==> flow/design.v <==
 `timescale 1ns/1ps
module InstructionMemory (
    input  wire [15:0] addr, 
    input  wire        clk,
    output reg  [15:0] instruction
);
    reg [15:0] memory [0:63];
    initial begin
        integer i;
        for (i = 0; i < 64; i = i + 1) begin
            memory[i] = 16'hF000;
        end
memory[0] = 16'h0764;
memory[1] = 16'h1031;
memory[2] = 16'h3241;
memory[3] = 16'h1002;
memory[4] = 16'h0164;
memory[5] = 16'h10A0;
memory[6] = 16'h4F84;
memory[7] = 16'h0A57;
	end
    always @(posedge clk) begin
        if (addr < 64)
            instruction <= memory[addr];
        else
            instruction <= 16'hF000;
    end
endmodule
Tool chain data of InstructionMemory
Tool output for the design above, in the order of the flow. Lines are those of the file above, counted from 1. Cell names lack the library's common part. Not given: n/a

Top: InstructionMemory. Clock input: clk. Library: sky130hd. Corner: tt_025C_1v80.

Elaborated design
Counts by Yosys on the flattened word-level netlist (proc, flatten, opt, wreduce; memories kept). Register bits leave out memories and registers merged into their read ports (data or address); mux counts leave out enables and synchronous resets folded into registers. Print and check cells are left out. Cells with the same type and inputs are merged into one. Memory sizes are those after Yosys's memory passes, which may raise the word count (mostly to a power of two), join words into wider ones and drop unused or constant bits.

Order comparisons: 1. Under reduce/logical cells stands 1.

Operators by type and width (count): 16-bit by 7-bit less-than comparator with 1-bit output (second input constant) (1); 1-bit zero test (1).

The figure for flip-flop bits (word level) is 16. For memories kept the number is 1. The figure for output and inout bits is 16. Under bits in read-only memories stands 960. The figure for clocked read ports x word width is 15. The entry for elaborated cells reads 4. For input bits the number is 17.

Memories: memory (depth 64, width 15, rd ports 1, write ports 0, RTL line 7) `reg [15:0] memory [0:63];`.

Longest topological paths
Longest topological path by Yosys (ltp), each cell counted once; first at word level (registers and memories cut), then after technology mapping (sequential cells cut; the memories' decode and read muxes count).

Under depth in word-level cells stands 2. For ABC_AREA the number is 0. Gate-level depth with buffers: 5. Under mapped depth without buffers stands 5.

Mapped cells and area
The flow's flattened synthesis, as Yosys stat reports it; memories are mapped. The netlist is that of the ABC_AREA named above (0 if unset); the other value can give another one.

Cell types: dfxtp_1 (count 15, area in all 300.288 um^2); ha_1 (count 4, area in all 50.048 um^2); nor2_2 (count 7, area in all 43.792 um^2); nor4_2 (count 2, area in all 25.024 um^2); nand2_1 (count 6, area in all 22.522 um^2); a21oi_2 (count 2, area in all 17.517 um^2); a21o_1 (count 2, area in all 15.014 um^2); inv_1 (count 4, area in all 15.014 um^2); nand4_2 (count 1, area in all 12.512 um^2); buf_6 (count 1, area in all 11.261 um^2); a21oi_1 (count 2, area in all 10.01 um^2); mux2i_1 (count 1, area in all 10.01 um^2); buf_4 (count 1, area in all 7.507 um^2); o31ai_1 (count 1, area in all 7.507 um^2); nand2b_1 (count 1, area in all 6.256 um^2); nor2b_1 (count 1, area in all 6.256 um^2); buf_2 (count 1, area in all 5.005 um^2); nor3_1 (count 1, area in all 5.005 um^2).

Other cell types: 3; their cells: 3.

For area of sequential cells the number is 300.3 um^2. The figure for flip-flops is 15. The entry for synthesis area reads 583.1 um^2. The entry for buffer cells reads 3. The entry for standard cells after synthesis reads 56.

Path before layout
Source: OpenSTA report_checks on the synthesized netlist (no wires, ideal clock, input and output delay 20% of the period each), path of least setup slack; recovery checks are left aside. Register names are those of the netlist, which keeps one name where synthesis merged equal registers.

Kind: in2reg. Start point: input port addr[15]. End point: register instruction[0]. Path buffers: 1. The entry for library setup time reads 0.066 ns. Under stages on the path stands 4. For launch time at the first pin the number is 0.218 ns. Under slack stands 0.081 ns. Path delay: 0.791 ns. The figure for clock period is 1.09 ns. External input delay: 0.218 ns. The figure for data required time is 1.024 ns. For arrival the number is 0.943 ns. Under synthesis period reached stands 1.009 ns.

"path delay" is the arrival time less input delay plus setup time. "stages on the path": output pins that drive a net of the path, with the launching flip-flop's if there is one; two outputs of one cell count as two. "synthesis period reached" is the clock period less the worst setup slack; recovery checks do not enter. This is arithmetic on one report: input and output delays are still those of the set period (20% each). Between the ends stands the longest chain of elaborated cells between them, by number of cells; it is not shown to be the way that was timed. Of several equally long chains one is given. Each line given opens the expression or statement behind the cell; cells for indexed reads and writes are added by Yosys, which also makes memories of some case tables.

Path through: nor4_2 -> nand4_2 -> buf_6 -> a21oi_2. The entry for length of the longest elaborated chain reads 2. For elaborated cells between the ends (all ways) the number is 2. RTL lines with such cells: 1. Classes of those cells: 1 x compare; 1 x reduce/logical.

RTL lines, path after synthesis: start, declared (RTL line 3) `input  wire [15:0] addr,`; 16-bit by 7-bit less-than comparator with 1-bit output (RTL line 23) `if (addr < 64)`; 1-bit zero test; end, declared (RTL line 5) `output reg  [15:0] instruction`.

Timing after layout
Path of least setup slack in the final report of run 2 (OpenROAD, finished layout, wires in). Where an end is a register, its clock arrival counts in the times.

Kind: reg2out. Start point: register instruction[13]. End point: output port instruction[13]. Path buffers: 1. The figure for clock period is 1.81 ns. Under slack stands 0.32 ns. For arrival the number is 1.13 ns. The figure for external output delay is 0.36 ns. The figure for data required time is 1.45 ns. For launch time at the first pin the number is 0.28 ns. Under stages on the path stands 2.

Path through: dfxtp_1 -> clkdlybuf4s50_1. The entry for length of the longest elaborated chain reads 0. For elaborated cells between the ends (all ways) the number is 0. RTL lines with such cells: 0.

RTL lines, path after layout: start, declared (RTL line 5) `output reg  [15:0] instruction`; end, declared (RTL line 5).

Data sheet: physical implementation of InstructionMemory

InstructionMemory through Yosys and OpenROAD on sky130hd: 2 stored runs, unordered, with their settings and measured results. The constraints put input and output delay at 20% of the set period each and load the outputs with 0.01 pF. By "reached clock period" is meant the clock period of the run minus its worst setup slack. This is arithmetic on one report: input and output delays are still those of the set period (20% each). "critical path time" is the time allowed to the run's worst setup path (the clock period less input and output delay, where it has them) less its slack. Clock arrival times count: a late capture clock shortens it, a late launch clock lengthens it. "power": no workload was simulated; the value follows from the tool's default switching activity.

Files of run 1:
==> flow/run.sh <==
#!/bin/bash
# the make line also repeats the synthesis and layout settings of config.mk as NAME=value (left out here)
make -C /OpenROAD-flow-scripts/flow DESIGN_CONFIG=/design/flow/config.mk WORK_HOME=/design/flow/orfs CLKGATE_MAP_FILE= finish
==> flow/config.mk <==
export PLATFORM = sky130hd
export DESIGN_NAME = InstructionMemory
export DESIGN_NICKNAME = InstructionMemory
export VERILOG_FILES = /design/flow/design.v
export SDC_FILE = /design/flow/constraint.sdc
export NUM_CORES = 4
export LEC_CHECK = 0
export CAP_MARGIN = 20
export CORE_ASPECT_RATIO = 1.53
export CORE_MARGIN = 2
export CORE_UTILIZATION = 53
export CTS_CLUSTER_DIAMETER = 126
export MAX_ROUTING_LAYER = met4
export MIN_ROUTING_LAYER = met2
export PLACE_DENSITY_LB_ADDON = 0.09
export SLEW_MARGIN = 20
==> flow/constraint.sdc <==
create_clock -name core_clock -period 0.641 [get_ports {clk}]
set_input_delay 0.1282 -clock core_clock [delete_from_list [all_inputs] [get_ports {clk}]]
set_output_delay 0.1282 -clock core_clock [all_outputs]
set_load 0.01 [all_outputs]

Outcome of run 1: not finished: floorplanning ended with error PDN-0185.

Files of run 2:
==> flow/run.sh <==
#!/bin/bash
# the make line also repeats the synthesis and layout settings of config.mk as NAME=value (left out here)
make -C /OpenROAD-flow-scripts/flow DESIGN_CONFIG=/design/flow/config.mk WORK_HOME=/design/flow/orfs CLKGATE_MAP_FILE= finish
==> flow/config.mk <==
export PLATFORM = sky130hd
export DESIGN_NAME = InstructionMemory
export DESIGN_NICKNAME = InstructionMemory
export VERILOG_FILES = /design/flow/design.v
export SDC_FILE = /design/flow/constraint.sdc
export NUM_CORES = 4
export LEC_CHECK = 0
export CAP_MARGIN = 20
export CORE_MARGIN = 2
export CORE_UTILIZATION = 40
export SLEW_MARGIN = 20
==> flow/constraint.sdc <==
create_clock -name core_clock -period 1.81 [get_ports {clk}]
set_input_delay 0.3620 -clock core_clock [delete_from_list [all_inputs] [get_ports {clk}]]
set_output_delay 0.3620 -clock core_clock [all_outputs]
set_load 0.01 [all_outputs]

Results of run 2. The area inside the die boundary comes to 1779.2 um^2. The measured worst hold slack in the final report is 0.822 ns. The reached clock period reads 1.493 ns. The standard-cell area after layout comes to 945.9 um^2. For the power the run shows 585.7 uW. The synthesis area is 583.1 um^2. The utilization after routing stands at 70.9%. The lowest setup slack comes to 0.317 ns. The measured setup TNS is 0.000 ns. For the critical path time the run shows 1.13 ns. Worst setup path kind: reg2out.
