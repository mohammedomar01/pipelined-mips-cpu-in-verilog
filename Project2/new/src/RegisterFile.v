==> flow/design.v <==
 `timescale 1ns/1ps
module RegisterFile (
    input  wire        clk,
    input  wire        reset,
    input  wire [2:0]  rs,
    input  wire [2:0]  rt,
    input  wire [2:0]  rd,
    input  wire [15:0] wd,
    input  wire        we,       
    input  wire [15:0] rr_in,    
    input  wire        rr_we,    
    output wire [15:0] rs_data,
    output wire [15:0] rt_data,
    output wire [15:0] rr_out
);
    reg [15:0] regfile [7:0];
    reg [15:0] RR;
    integer i;
    always @(posedge clk or posedge reset) begin
        if (reset) begin
            for (i=0; i<8; i=i+1) begin
                regfile[i] <= 16'b0;
            end
            RR <= 16'b0;
        end else begin
            if (we && rd != 3'b000) begin
                regfile[rd] <= wd;
            end
            if (rr_we) begin
                RR <= rr_in;
            end
        end
    end
    assign rs_data = (rs == 3'b000) ? 16'b0 : regfile[rs];
    assign rt_data = (rt == 3'b000) ? 16'b0 : regfile[rt];
    assign rr_out  = RR;
endmodule
Reports on RegisterFile

What the tools print for RegisterFile, step after step.
Lines are those of the file above, counted from 1.
The mark -- stands for no value.

Design top: RegisterFile
Clock port: clk
Cell library: sky130hd
Corner: tt_025C_1v80

Word level

Counts by Yosys on the flattened word-level netlist (proc, flatten, opt, wreduce). Print and check cells are left out. Cells with the same type and inputs are merged into one.

Eq/ne operators: 21
Reduce/logical cells: 11
Multiplexer cells: 4

Operators by type and width:

| operator                                                         | count |
| 16-bit case mux with 7-bit select                                | 2 |
| 3-bit == test (second input constant)                            | 12 |
| 16-bit 2-to-1 mux                                                | 2 |
| 3-bit by 2-bit == test with 1-bit output (second input constant) | 6 |
| 2-bit AND reduction                                              | 7 |
| 3-bit by 1-bit == test with 1-bit output (second input constant) | 3 |
| 3-bit zero test                                                  | 2 |
| 3-bit nonzero test                                               | 1 |
| 1-bit logical AND                                                | 1 |

Elaborated cells: 44
Register bits: 128
Input port bits: 45

Longest topological paths

Yosys ltp: most cells in a row. Word level: on the elaborated netlist, between registers, memories and ports. Mapped: between sequential cells and ports; inverters and the memories' decode and read muxes count.

Depth in word-level cells: 3
ABC_AREA: 0
Mapped depth: 6

Netlist

Source: synth_stat.txt of the flow (Yosys; design flattened, memories mapped). It holds for the ABC_AREA given above (unset counts as 0); a run with the other value may have another netlist.
The area totals of this step are shown rounded.

Flip-flop cells: 128
Area of sequential cells: 3,200 µm²
Synthesis area: 7,000 µm²
Cells in the netlist: 544

Cell types:

| type                       | count | area in all (µm²) |
| sky130_fd_sc_hd__dfrtp_1   | 128   | 3.2E+03 |
| sky130_fd_sc_hd__mux2_2    | 112   | 1,261.21 |
| sky130_fd_sc_hd__mux2_4    | 20    | 300.288 |
| sky130_fd_sc_hd__mux4_2    | 12    | 270.259 |
| sky130_fd_sc_hd__mux2i_1   | 18    | 180.173 |
| sky130_fd_sc_hd__a221oi_1  | 16    | 140.134 |
| sky130_fd_sc_hd__nand2b_1  | 21    | 131.376 |
| sky130_fd_sc_hd__a21oi_1   | 24    | 120.115 |
| sky130_fd_sc_hd__o22a_1    | 12    | 105.101 |
| sky130_fd_sc_hd__mux2_1    | 9     | 101.347 |
| sky130_fd_sc_hd__o2bb2ai_1 | 11    | 96.342 |
| sky130_fd_sc_hd__buf_4     | 12    | 90.086 |
| sky130_fd_sc_hd__buf_6     | 8     | 90.086 |
| sky130_fd_sc_hd__a22oi_1   | 11    | 82.579 |
| sky130_fd_sc_hd__nor2_1    | 22    | 82.579 |
| sky130_fd_sc_hd__buf_2     | 16    | 80.077 |
| sky130_fd_sc_hd__nand2_1   | 19    | 71.318 |
| sky130_fd_sc_hd__nand4b_4  | 3     | 71.318 |

Not listed: further types 26, cells in them 70.

Path before layout

Source: OpenSTA report_checks on the synthesized netlist (no wires, ideal clock, input and output delay 20% of the period each), path of least setup slack; recovery checks are left aside. Register names are those of the netlist, which keeps one name where synthesis merged equal registers.

Path kind: input port to output port
Start: input port rs[0]
End: output port rs_data[8]
Driving pins on the path: 5
Buffers on the path: 2
Output delay: 0.374 ns
Setup slack: 0.159 ns
Data required time: 1.496 ns
Arrival: 1.337 ns
Launch time at the first pin: 0.374 ns
Delay of the path: 0.963 ns
Period: 1.87 ns
Period reached after synthesis: 1.711 ns

"delay of the path" = arrival - input delay + setup time.
At an output port there is no setup time.
"driving pins on the path": output pins that drive a net of the path, with the launching flip-flop's if there is one; two outputs of one cell count as two.
"period reached after synthesis" = period - worst setup slack (recovery checks aside). The figure is calculated, with input and output delays left at 20% of the set period.
Between the ends stands the longest chain of elaborated cells between them, by number of cells; it is not shown to be the way that was timed. Of several equally long chains one is given.
Each line given opens the expression or statement behind the cell; cells for indexed reads and writes are added by Yosys, which also makes memories of some case tables.

Path through: sky130_fd_sc_hd__buf_2 sky130_fd_sc_hd__buf_2 sky130_fd_sc_hd__mux2_2 sky130_fd_sc_hd__a221oi_1 sky130_fd_sc_hd__nor2_1
Cells in the longest elaborated chain: 3
Elaborated cells between the ends (all ways): 10
RTL lines with such cells: 1
Classes of those cells: eq/ne (7); mux (2); reduce/logical (1)

RTL lines, path post-synthesis:

| what                              | line | text |
| from (decl)                       | 5    | `input  wire [2:0]  rs,` |
| 3-bit == test                     | 34   | `assign rs_data = (rs == 3'b000) ? 16'b0 : regfile[rs];` |
| 16-bit case mux with 7-bit select | 34   |  |
| 16-bit 2-to-1 mux                 | 34   |  |
| to (decl)                         | 12   | `output wire [15:0] rs_data,` |

Timing after layout

From the final timing report of flow run 1: the path of least setup slack in the routed layout; clock arrival at registers is part of the times.

Path kind: input port to output port
Start: input port rs[1]
End: output port rs_data[4]
Period: 2.72 ns
Arrival: 2.13 ns
Data required time: 2.18 ns
Buffers on the path: 6
Driving pins on the path: 8
Launch time at the first pin: 0.54 ns
Setup slack: 0.05 ns
Output delay: 0.54 ns

Between the ends stands the longest chain of elaborated cells between them, by number of cells; it is not shown to be the way that was timed. Of several equally long chains one is given.

Path through: sky130_fd_sc_hd__dlygate4sd2_1 sky130_fd_sc_hd__buf_6 sky130_fd_sc_hd__buf_4 sky130_fd_sc_hd__buf_4 sky130_fd_sc_hd__or2_4 sky130_fd_sc_hd__buf_4 sky130_fd_sc_hd__o22a_1 sky130_fd_sc_hd__dlygate4sd2_1
Cells in the longest elaborated chain: 3
Elaborated cells between the ends (all ways): 10
RTL lines with such cells: 1
Classes of those cells: eq/ne (7); mux (2); reduce/logical (1)

RTL lines, path after layout:

| what                              | line | text |
| from (decl)                       | 5    | `input  wire [2:0]  rs,` |
| 3-bit == test                     | 34   | `assign rs_data = (rs == 3'b000) ? 16'b0 : regfile[rs];` |
| 16-bit case mux with 7-bit select | 34   |  |
| 16-bit 2-to-1 mux                 | 34   |  |
| to (decl)                         | 12   | `output wire [15:0] rs_data,` |

Settings and measured results of 2 stored flow runs for module RegisterFile (sky130hd), not sorted in any way. The constraints put input and output delay at 20% of the set period each and load the outputs with 0.01 pF.
By "clock period achieved" is meant the clock period of the run minus its worst setup slack. This is arithmetic on one report: input and output delays are still those of the set period (20% each).
"total power of the final layout" is the tool's figure for a default switching activity; nothing was simulated.
The results are shown rounded.

## Flow run 1

==> flow/run.sh <==
#!/bin/bash
# the make line also repeats the synthesis and layout settings of config.mk as NAME=value (left out here)
make -C /OpenROAD-flow-scripts/flow DESIGN_CONFIG=/design/flow/config.mk WORK_HOME=/design/flow/orfs CLKGATE_MAP_FILE= finish
==> flow/config.mk <==
export PLATFORM = sky130hd
export DESIGN_NAME = RegisterFile
export DESIGN_NICKNAME = RegisterFile
export VERILOG_FILES = /design/flow/design.v
export SDC_FILE = /design/flow/constraint.sdc
export NUM_CORES = 4
export LEC_CHECK = 0
export CAP_MARGIN = 20
export CORE_MARGIN = 2
export CORE_UTILIZATION = 40
export SLEW_MARGIN = 20
==> flow/constraint.sdc <==
create_clock -name core_clock -period 2.72 [get_ports {clk}]
set_input_delay 0.5440 -clock core_clock [delete_from_list [all_inputs] [get_ports {clk}]]
set_output_delay 0.5440 -clock core_clock [all_outputs]
set_load 0.01 [all_outputs]

| result of flow run 1 | value |
|---|---|
| die footprint | 18,000 µm² |
| total negative setup slack | 0.000 ns |
| lowest setup slack | 0.048 ns |
| post-layout utilization | 53 % |
| area of the synthesized netlist | 7,000 µm² |
| clock period achieved | 2.672 ns |
| total power of the final layout | 6.3 mW |
| standard-cell area after layout | 9,100 µm² |

## Flow run 2

==> flow/run.sh <==
#!/bin/bash
# the make line also repeats the synthesis and layout settings of config.mk as NAME=value (left out here)
make -C /OpenROAD-flow-scripts/flow DESIGN_CONFIG=/design/flow/config.mk WORK_HOME=/design/flow/orfs CLKGATE_MAP_FILE= finish
==> flow/config.mk <==
export PLATFORM = sky130hd
export DESIGN_NAME = RegisterFile
export DESIGN_NICKNAME = RegisterFile
export VERILOG_FILES = /design/flow/design.v
export SDC_FILE = /design/flow/constraint.sdc
export NUM_CORES = 4
export LEC_CHECK = 0
export CAP_MARGIN = 20
export CELL_PAD_IN_SITES_DETAIL_PLACEMENT = 0
export CORE_MARGIN = 5
export CORE_UTILIZATION = 47
export CTS_CLUSTER_DIAMETER = 138
export GPL_TIMING_DRIVEN = 1
export MIN_ROUTING_LAYER = met1
export PLACE_DENSITY_LB_ADDON = 0.17
export SLEW_MARGIN = 40
export TNS_END_PERCENT = 5
==> flow/constraint.sdc <==
create_clock -name core_clock -period 2.41 [get_ports {clk}]
set_input_delay 0.4820 -clock core_clock [delete_from_list [all_inputs] [get_ports {clk}]]
set_output_delay 0.4820 -clock core_clock [all_outputs]
set_load 0.01 [all_outputs]

| result of flow run 2 | value |
|---|---|
| die footprint | 17,000 µm² |
| lowest setup slack | -0.22 ns |
| post-layout utilization | 62 % |
| area of the synthesized netlist | 7,000 µm² |
| total power of the final layout | 7.1 mW |
| clock period achieved | 2.631 ns |
| total negative setup slack | -0.78 ns |
| standard-cell area after layout | 9,000 µm² |
